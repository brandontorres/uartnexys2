==> flow/design.v <==
`timescale 1ns / 1ps
 module PISO11(clk,reset,shift,ld,Din,SDI,SDO,Data);
	input clk, reset, shift, ld, SDI;
	input [10:0] Din;
	output wire SDO;
	output reg [10:0] Data;
	always @(posedge clk, negedge reset)
		if (!reset)
			Data <= 10'b1111111111;
		else if(ld)
			Data <= Din;
		else if(shift)
			Data <= {SDI,Data[10:1]};
		else 
			Data <= Data;
	assign SDO = Data[0];
endmodule
# [Step by step through the tools: PISO11]
# The steps from the RTL of PISO11 to its reports follow in flow order.
# Lines are those of the file above, counted from 1.
# Operators carry their Yosys type and port widths (W data, S select, Z words).
# The mark - stands for no value.
[design] top="PISO11" clock_port="clk" cell_library="sky130hd" lib_corner="tt_025C_1v80"

# [Word level]
# Yosys after proc, flatten, opt, wreduce and memory -nomap, before mapping. Memory bits, and registers merged into a memory's read port (data or address), are not among the register bits. Print and check cells are not counted. Equal cells are merged and count once.
[classes] n_reduce_logical=1 mux=2
[op_table] op="$mux W11" n=2
[op_table] op="$reduce_bool A2 Y1" n=1
[bits] out_inout_bits=12 wordCells=4 inputBits=16 register_bits=11

# [Longest topological paths]
# Depth = most cells in a row (Yosys ltp): at word level without a register or memory, in the mapped netlist without a sequential cell, where the memories' decode and read muxes count.
[logic_depth] ltp_word=2 abc_area=0 mapped_depth=3 mapped_depth_nobuf=2

# [Mapped cells and area]
# Yosys stat after the flow's synthesis: flattened, memories mapped to cells. It holds for the ABC_AREA given above (unset counts as 0); a run with the other value may have another netlist.
[by_type] type="sky130_fd_sc_hd__dfstp_2" n=10 type_area_um2=262.752
[by_type] type="sky130_fd_sc_hd__mux2i_1" n=11 type_area_um2=110.106
[by_type] type="sky130_fd_sc_hd__o21ai_1" n=10 type_area_um2=50.048
[by_type] type="sky130_fd_sc_hd__nand2_1" n=11 type_area_um2=41.29
[by_type] type="sky130_fd_sc_hd__dfrtp_1" n=1 type_area_um2=25.024
[by_type] type="sky130_fd_sc_hd__buf_6" n=1 type_area_um2=11.261
[by_type] type="sky130_fd_sc_hd__buf_4" n=1 type_area_um2=7.507
[by_type] type="sky130_fd_sc_hd__buf_2" n=1 type_area_um2=5.005
[by_type] type="sky130_fd_sc_hd__clkbuf_2" n=1 type_area_um2=5.005
[by_type] type="sky130_fd_sc_hd__o21ai_0" n=1 type_area_um2=5.005
[synth_totals] stdcells=48 synth_area_um2=523.0 sequential_area_um2=287.8 ffs=11 buf_cells=4

# [Path before layout]
# Path of least setup slack by OpenSTA after synthesis, without wires, with an ideal clock, recovery checks aside; 20% of the period is set as input and as output delay. Where synthesis merged equal registers, the netlist keeps one of their names.
[synth_timing] kind="reg-to-output" startpoint="reg Data[0]" endpoint="out Data[0]" t_first_pin_ns=0.000 out_delay_ns=0.214 path_slack_ns=0.196 path_delay_ns=0.660 required_ns=0.856 t_arrival_ns=0.660 driving_pins=2 path_buffers=1 period_ns=1.07 period_less_setup_slack_ns=0.874
# "path_delay_ns" = arrival - input delay + setup time.
# A path that ends at an output port has no setup time.
# "driving_pins" counts driving pins, that of a launching flip-flop among them; a cell with two outputs on the path counts twice.
# "period_less_setup_slack_ns" is the clock period less the worst setup slack; recovery checks do not enter. This is arithmetic on one report: input and output delays are still those of the set period (20% each).
# A register here has more assigning lines than the two given.
[synth_via] cell_sequence="sky130_fd_sc_hd__dfstp_2 -> sky130_fd_sc_hd__buf_4" elab_chain_len=0 cells_between=0 cone_lines=0
[synth_rtl] element="from (decl)" line=6 source="output reg [10:0] Data;"
[synth_rtl] element="from (assign)" line=11 source="Data <= Din;"
[synth_rtl] element="from (assign)" line=13 source="Data <= {SDI,Data[10:1]};"
[synth_rtl] element="to (decl)" line=6

# [Worst path after layout]
# Path of least setup slack in the final report of entry A (OpenROAD, finished layout, wires in). Where an end is a register, its clock arrival counts in the times.
[layout_timing] kind="reg-to-output" startpoint="reg Data[0]" endpoint="out Data[0]" out_delay_ns=0.13 path_buffers=1 path_slack_ns=-0.41 required_ns=0.52 period_ns=0.656 driving_pins=2 t_first_pin_ns=0.26 t_arrival_ns=0.94
# A register here has more assigning lines than the two given.
[layout_via] cell_sequence="sky130_fd_sc_hd__dfstp_2 -> sky130_fd_sc_hd__buf_6" elab_chain_len=0 cells_between=0 cone_lines=0
[layout_rtl] element="from (decl)" line=6 source="output reg [10:0] Data;"
[layout_rtl] element="from (assign)" line=11 source="Data <= Din;"
[layout_rtl] element="from (assign)" line=13 source="Data <= {SDI,Data[10:1]};"
[layout_rtl] element="to (decl)" line=6

FLOW RESULTS
============

Flow measurements of PISO11 on sky130hd: 2 stored runs with different settings, listed in no order. Input and output delays are each 20% of the period that was set; the output load is 0.01 pF.
"achieved clock period" = clock period - worst setup slack. The figure is calculated, with input and output delays left at 20% of the set period.
"worst setup path time" means the part of the period allowed to the worst setup path (the constraints hold back 20% at inputs and 20% at outputs) less its slack; where the path has registers, the arrival times of their clocks count too.
"power" rests on the timing tool's default activity at the inputs, not on a simulated workload.
[entry A] settings: period_ns=0.656, CAP_MARGIN=20, CORE_MARGIN=2, CORE_UTILIZATION=40, SLEW_MARGIN=20
[entry A] result: chip area after synthesis (Yosys) 523.0 um^2, die area 1612.8 um^2, standard-cell area of the final layout 1013.5 um^2, utilization 80.9%, worst setup slack after layout -0.413 ns, total negative slack -7.041 ns, power 1.976 mW, achieved clock period 1.069 ns, worst setup path time 0.94 ns, worst setup path kind reg-to-output
[entry B] settings: period_ns=1.03, CORE_UTILIZATION=57, PLACE_DENSITY=0.56, CORE_MARGIN=3, CTS_CLUSTER_SIZE=79, CAP_MARGIN=10, SLEW_MARGIN=20
[entry B] result: did not finish, floorplanning stopped with PDN-0185
